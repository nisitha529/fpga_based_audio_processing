==> flow/design.v <==
`timescale 1ns / 1ps
module debounce_fsm #(
  parameter integer DEBOUNCE_COUNTER_WIDTH = 16
)(
  input                                   i_clock,
  input  [DEBOUNCE_COUNTER_WIDTH - 1 : 0] i_debounce_counter,
  input                                   i_bouncing_signal,
  output reg                              o_debounced_signal
);
reg                                  bouncing_signal_meta;
reg                                  bouncing_signal_stable;
reg [DEBOUNCE_COUNTER_WIDTH - 1 : 0] debounce_counter;
reg [1:0]                            fsm_state;
localparam IDLE           = 2'd0;
localparam EDGE_DETECTED  = 2'd1;
localparam DEBOUNCED_HIGH = 2'd2;
localparam DEBOUNCED_LOW  = 2'd3;
always @(posedge i_clock) begin
  bouncing_signal_meta    <= i_bouncing_signal;
  bouncing_signal_stable  <= bouncing_signal_meta;
  case (fsm_state)
    IDLE : begin
      o_debounced_signal  <= 1'b0;
      debounce_counter    <= 1'b0;
      fsm_state           <= EDGE_DETECTED;
    end
    EDGE_DETECTED : begin
      debounce_counter    <= debounce_counter + 1;
      if (debounce_counter == i_debounce_counter) begin
        debounce_counter  <= 1'b0;
        if ( bouncing_signal_stable == 1'b1) begin
          fsm_state       <= DEBOUNCED_HIGH;
        end else begin
          fsm_state       <= DEBOUNCED_LOW;
        end
      end
    end
    DEBOUNCED_HIGH : begin
      o_debounced_signal <= 1'b1;
      if (bouncing_signal_stable == 1'b0) begin
        fsm_state         <= EDGE_DETECTED;
      end
    end
    DEBOUNCED_LOW : begin
      o_debounced_signal <= 1'b0;
      if (bouncing_signal_stable == 1'b1) begin
        fsm_state        <= EDGE_DETECTED;
      end
    end
    default : begin
      fsm_state          <= IDLE;
    end
  endcase
end     
endmodule
`timescale 1ns / 1ps
module debouncer # (
    parameter SWITCH_COUNT              = 8,
    parameter BUTTON_COUNT              = 5,
    parameter DEBOUNCE_COUNTER_WIDTH    = 16
) (
    input  i_clock,
    input  [DEBOUNCE_COUNTER_WIDTH-1 : 0] i_switch_debounce_counter,
    input  [DEBOUNCE_COUNTER_WIDTH-1 : 0] i_button_debounce_counter,
    input  i_sw0,
    input  i_sw1,
    input  i_sw2,
    input  i_sw3,
    input  i_sw4,
    input  i_sw5,
    input  i_sw6,
    input  i_sw7,
    input  i_btnu,
    input  i_btnd,
    input  i_btnl,
    input  i_btnr,
    input  i_btnc,
    output o_sw0,
    output o_sw1,
    output o_sw2,
    output o_sw3,
    output o_sw4,
    output o_sw5,
    output o_sw6,
    output o_sw7,
    output o_btnu,
    output o_btnd,
    output o_btnl,
    output o_btnr,
    output o_btnc
);
wire [SWITCH_COUNT-1 : 0] bouncing_switch_array;
wire [SWITCH_COUNT-1 : 0] debounced_switch_array;
wire [BUTTON_COUNT-1 : 0] bouncing_button_array;
wire [BUTTON_COUNT-1 : 0] debounced_button_array;
assign bouncing_switch_array    = {i_sw7, i_sw6, i_sw5, i_sw4, i_sw3, i_sw2, i_sw1, i_sw0};
assign debounced_switch_array   = {o_sw7, o_sw6, o_sw5, o_sw4, o_sw3, o_sw2, o_sw1, o_sw0};
assign bouncing_button_array    = {i_btnu, i_btnd, i_btnl, i_btnr, i_btnc};
assign debounced_button_array   = {o_btnu, o_btnd, o_btnl, o_btnr, o_btnc};
    genvar i;
    generate
        for (i = 0; i < SWITCH_COUNT; i = i + 1) begin : switch_debounce_fsm_gen
            debounce_fsm 
            # (
                .DEBOUNCE_COUNTER_WIDTH (DEBOUNCE_COUNTER_WIDTH)
            )
            switch_debounce_fsm_inst (
                .i_clock            (i_clock),
                .i_debounce_counter (i_switch_debounce_counter),
                .i_bouncing_signal  (bouncing_switch_array[i]),
                .o_debounced_signal (debounced_switch_array[i])
            );
        end 
    endgenerate
    genvar j;
    generate
        for (j = 0; j < BUTTON_COUNT; j = j + 1) begin : button_debounce_fsm_gen
            debounce_fsm 
            # (
                .DEBOUNCE_COUNTER_WIDTH (DEBOUNCE_COUNTER_WIDTH)
            )
            button_debounce_fsm_inst (
                .i_clock            (i_clock),
                .i_debounce_counter (i_button_debounce_counter),
                .i_bouncing_signal  (bouncing_button_array[j]),
                .o_debounced_signal (debounced_button_array[j])
            );
        end 
    endgenerate
endmodule
==> Tool chain data of debouncer <==
What the tools print for debouncer, step after step.
Lines are those of the file above, counted from 1.
Operators carry their Yosys type and port widths (W data, S select, Z words).
{ "inputs": {"top_module": "debouncer", "clock": "i_clock", "library": "sky130hd", "corner": "tt_025C_1v80"} }

==> Elaborated design <==
Yosys after proc, flatten, opt, wreduce and memory -nomap, before mapping. Memory bits, and registers merged into a memory's read port (data or address), are not among the register bits. Print and check cells are not counted. Equal cells are merged and count once.
{ "classes": {"n_eq": 91, "mux": 104, "n_addsub": 13, "reduce_and_logical": 78} }
{ "op_table": {"columns": ["operator", "count"], "rows": [
  ["$pmux W16 S2", 13],
  ["$add A16 B1 Y16 const B", 13],
  ["$eq A16 B16 Y1", 13],
  ["$mux W16", 13],
  ["$pmux W2 S4", 13],
  ["$mux W2", 39],
  ["$ne A2 B1 Y1 const B", 26],
  ["$eq A2 B2 Y1 const B", 26],
  ["$reduce_bool A2 Y1", 26],
  ["$reduce_and A4 Y1", 13],
  ["$reduce_bool A4 Y1", 13],
  ["$eq A2 B1 Y1 const B", 13],
  ["$ne A2 B2 Y1 const B", 13],
  ["$logic_not A2 Y1", 13],
  ["$reduce_or A2 Y1", 13],
  ["$pmux W1 S2", 13],
  ["$mux W1", 13]
]} }
{ "bits": {"elab_cells": 351, "register_bits": 273} }

==> Longest topological paths <==
Yosys ltp: most cells in a row. Word level: on the elaborated netlist, between registers, memories and ports. Mapped: between sequential cells and ports; inverters and the memories' decode and read muxes count.
{ "logic_depth": {"word_depth": 3, "ABC_AREA": 1, "ltp_mapped": 11, "ltp_nobuf": 9} }

==> Synthesis result <==
The flow's flattened synthesis, as Yosys stat reports it; memories are mapped. The netlist is that of the ABC_AREA named above (0 if unset); the other value can give another one.
{ "by_type": {"columns": ["cell", "count", "type_area_um2"], "rows": [
  ["sky130_fd_sc_hd__edfxtp_1", 221, 6.64E+03],
  ["sky130_fd_sc_hd__nand2_1", 795, 2.98E+03],
  ["sky130_fd_sc_hd__xor2_1", 175, 1532.72],
  ["sky130_fd_sc_hd__dfxtp_1", 65, 1.3E+03],
  ["sky130_fd_sc_hd__inv_1", 317, 1.19E+03],
  ["sky130_fd_sc_hd__nor2_1", 261, 979.69],
  ["sky130_fd_sc_hd__nor2_2", 108, 675.648],
  ["sky130_fd_sc_hd__nand3_1", 95, 475.456],
  ["sky130_fd_sc_hd__nand4_1", 46, 287.776],
  ["sky130_fd_sc_hd__nor3_1", 47, 235.226],
  ["sky130_fd_sc_hd__xnor2_1", 19, 166.41],
  ["sky130_fd_sc_hd__ha_1", 13, 162.656],
  ["sky130_fd_sc_hd__buf_6", 13, 146.39],
  ["sky130_fd_sc_hd__nor2_4", 10, 112.608],
  ["sky130_fd_sc_hd__inv_2", 24, 90.086],
  ["sky130_fd_sc_hd__buf_4", 11, 82.579],
  ["sky130_fd_sc_hd__nand2_2", 13, 81.328],
  ["sky130_fd_sc_hd__o21bai_1", 10, 75.072]
]} }
Other cell types: 15; their cells: 75.
{ "mapped": {"cells": 2318, "sequential_area_um2": 7937.6, "area_um2": 17742.0, "ff_cells": 286} }

==> Worst setup path after synthesis <==
Source: OpenSTA report_checks on the synthesized netlist (no wires, ideal clock, input and output delay 20% of the period each), path of least setup slack; recovery checks are left aside. Register names are those of the netlist, which keeps one name where synthesis merged equal registers.
{ "synth_path": {"path_kind": "reg2reg", "startpoint": "register switch_debounce_fsm_gen[7].switch_debounce_fsm_inst.debounce_counter[0]", "endpoint": "register switch_debounce_fsm_gen[7].switch_debounce_fsm_inst.debounce_counter[12]", "t_arrival_ns": 1.327, "path_buffers": 0, "period_ns": 1.87, "delay_ns": 1.583, "t_required_ns": 1.614, "path_stages": 8, "setup_slack_ns": 0.287, "setup_ns": 0.256, "period_less_setup_slack_ns": 1.583} }
"delay_ns" is the arrival time less input delay plus setup time.
"path_stages": output pins that drive a net of the path, with the launching flip-flop's if there is one; two outputs of one cell count as two.
"period_less_setup_slack_ns" = period - worst setup slack (recovery checks aside). The figure is calculated, with input and output delays left at 20% of the set period.
Between the ends stands the longest chain of elaborated cells between them, by number of cells; it is not shown to be the way that was timed. Of several equally long chains one is given.
Each line given opens the expression or statement behind the cell; cells for indexed reads and writes are added by Yosys, which also makes memories of some case tables.
At most two assigning lines are given for a register; there are more.
{ "synth_via": {"path_cell_list": "sky130_fd_sc_hd__edfxtp_1 sky130_fd_sc_hd__ha_1 sky130_fd_sc_hd__nand3_1 sky130_fd_sc_hd__nor2_1 sky130_fd_sc_hd__nand2_1 sky130_fd_sc_hd__nor2_1 sky130_fd_sc_hd__xor2_1 sky130_fd_sc_hd__nor2_2", "elab_chain_cells": 3, "cone_cells": 4, "cone_lines": 3} }
{ "synth_lines": {"columns": ["item", "line_no", "rtl"], "rows": [
  ["from (decl)", 12, "reg [DEBOUNCE_COUNTER_WIDTH - 1 : 0] debounce_counter;"],
  ["from (assign)", 24, "debounce_counter    <= 1'b0;"],
  ["from (assign)", 28, "debounce_counter    <= debounce_counter + 1;"],
  ["$add A16 B1 Y16", 28, null],
  ["$mux W16", 29, "if (debounce_counter == i_debounce_counter) begin"],
  ["$pmux W16 S2", 21, "case (fsm_state)"],
  ["to (assign)", 24, null],
  ["to (assign)", 28, null],
  ["to (decl)", 12, null]
]} }

==> Worst path after layout <==
Path of least setup slack in the final report of run 1 (OpenROAD, finished layout, wires in). Where an end is a register, its clock arrival counts in the times.
{ "layout_path": {"path_kind": "reg2reg", "startpoint": "register button_debounce_fsm_gen[4].button_debounce_fsm_inst.debounce_counter[1]", "endpoint": "register button_debounce_fsm_gen[4].button_debounce_fsm_inst.debounce_counter[14]", "t_required_ns": 1.77, "path_buffers": 1, "setup_ns": 0.24, "period_ns": 1.45, "path_stages": 10, "t_arrival_ns": 2.02, "setup_slack_ns": -0.25} }
Between the ends stands the longest chain of elaborated cells between them, by number of cells; it is not shown to be the way that was timed. Of several equally long chains one is given.
At most two assigning lines are given for a register; there are more.
{ "layout_via": {"path_cell_list": "sky130_fd_sc_hd__edfxtp_1 sky130_fd_sc_hd__nand2_1 sky130_fd_sc_hd__nand2_1 sky130_fd_sc_hd__nor2_2 sky130_fd_sc_hd__nand2_2 sky130_fd_sc_hd__nor2_4 sky130_fd_sc_hd__nand2_4 sky130_fd_sc_hd__buf_6 sky130_fd_sc_hd__nand3_1 sky130_fd_sc_hd__inv_1", "elab_chain_cells": 3, "cone_cells": 4, "cone_lines": 3} }
{ "layout_lines": {"columns": ["item", "line_no", "rtl"], "rows": [
  ["from (decl)", 12, "reg [DEBOUNCE_COUNTER_WIDTH - 1 : 0] debounce_counter;"],
  ["from (assign)", 24, "debounce_counter    <= 1'b0;"],
  ["from (assign)", 28, "debounce_counter    <= debounce_counter + 1;"],
  ["$add A16 B1 Y16", 28, null],
  ["$mux W16", 29, "if (debounce_counter == i_debounce_counter) begin"],
  ["$pmux W16 S2", 21, "case (fsm_state)"],
  ["to (assign)", 24, null],
  ["to (assign)", 28, null],
  ["to (decl)", 12, null]
]} }

FLOW RESULTS
============

2 stored runs of debouncer in the flow (synthesis by Yosys, layout by OpenROAD, sky130hd cells), in arbitrary order. Constraints: input delay and output delay 20% of the set period each, output load 0.01 pF.
"achieved period" is the run's clock period less its worst setup slack. It is reckoned from that one timing run; input and output delays stay at 20% of the period that was set.
By "critical setup path time" is meant the share of the clock period that the worst setup path is allowed (20% is reserved at inputs, 20% at outputs), minus its slack. Clock arrival times at its registers enter into it.
"overall power" is the tool's figure for a default switching activity; nothing was simulated.

==> run 1: settings <==
{ "period_ns": 1.45, "CORE_UTILIZATION": 48, "SETUP_SLACK_MARGIN": 0.24, "PLACE_DENSITY_LB_ADDON": 0.14, "HOLD_SLACK_MARGIN": 0.26, "TNS_END_PERCENT": 45, "ABC_AREA": 1, "GPL_ROUTABILITY_DRIVEN": 1, "CTS_CLUSTER_SIZE": 22, "CAP_MARGIN": 30, "SLEW_MARGIN": 10, "MIN_ROUTING_LAYER": "met2", "MAX_ROUTING_LAYER": "met4", "CORE_MARGIN": 2 }
==> run 1: results <==
cell area after synthesis: 17,742.0 um^2
die outline area: 38,516.0 um^2
standard-cell area after layout: 25,513.2 um^2
post-layout utilization: 69.9%
worst setup slack after layout: -0.254 ns
setup TNS: -27.814 ns
post-route worst hold slack: 0.324 ns
overall power: 36,260 µW
achieved period: 1.704 ns
critical setup path time: 1.70 ns
type of the worst setup path: reg2reg

==> run 2: settings <==
{ "period_ns": 2.36, "SETUP_SLACK_MARGIN": 0.09, "CAP_MARGIN": 20, "CORE_MARGIN": 2, "CORE_UTILIZATION": 40, "SLEW_MARGIN": 20 }
==> run 2: results <==
cell area after synthesis: 15,681.3 um^2
die outline area: 40,804.0 um^2
standard-cell area after layout: 18,360.1 um^2
post-layout utilization: 47.5%
worst setup slack after layout: 0.400 ns
setup TNS: 0.000 ns
post-route worst hold slack: 0.323 ns
overall power: 14,952 µW
achieved period: 1.960 ns
critical setup path time: 1.49 ns
type of the worst setup path: reg2out
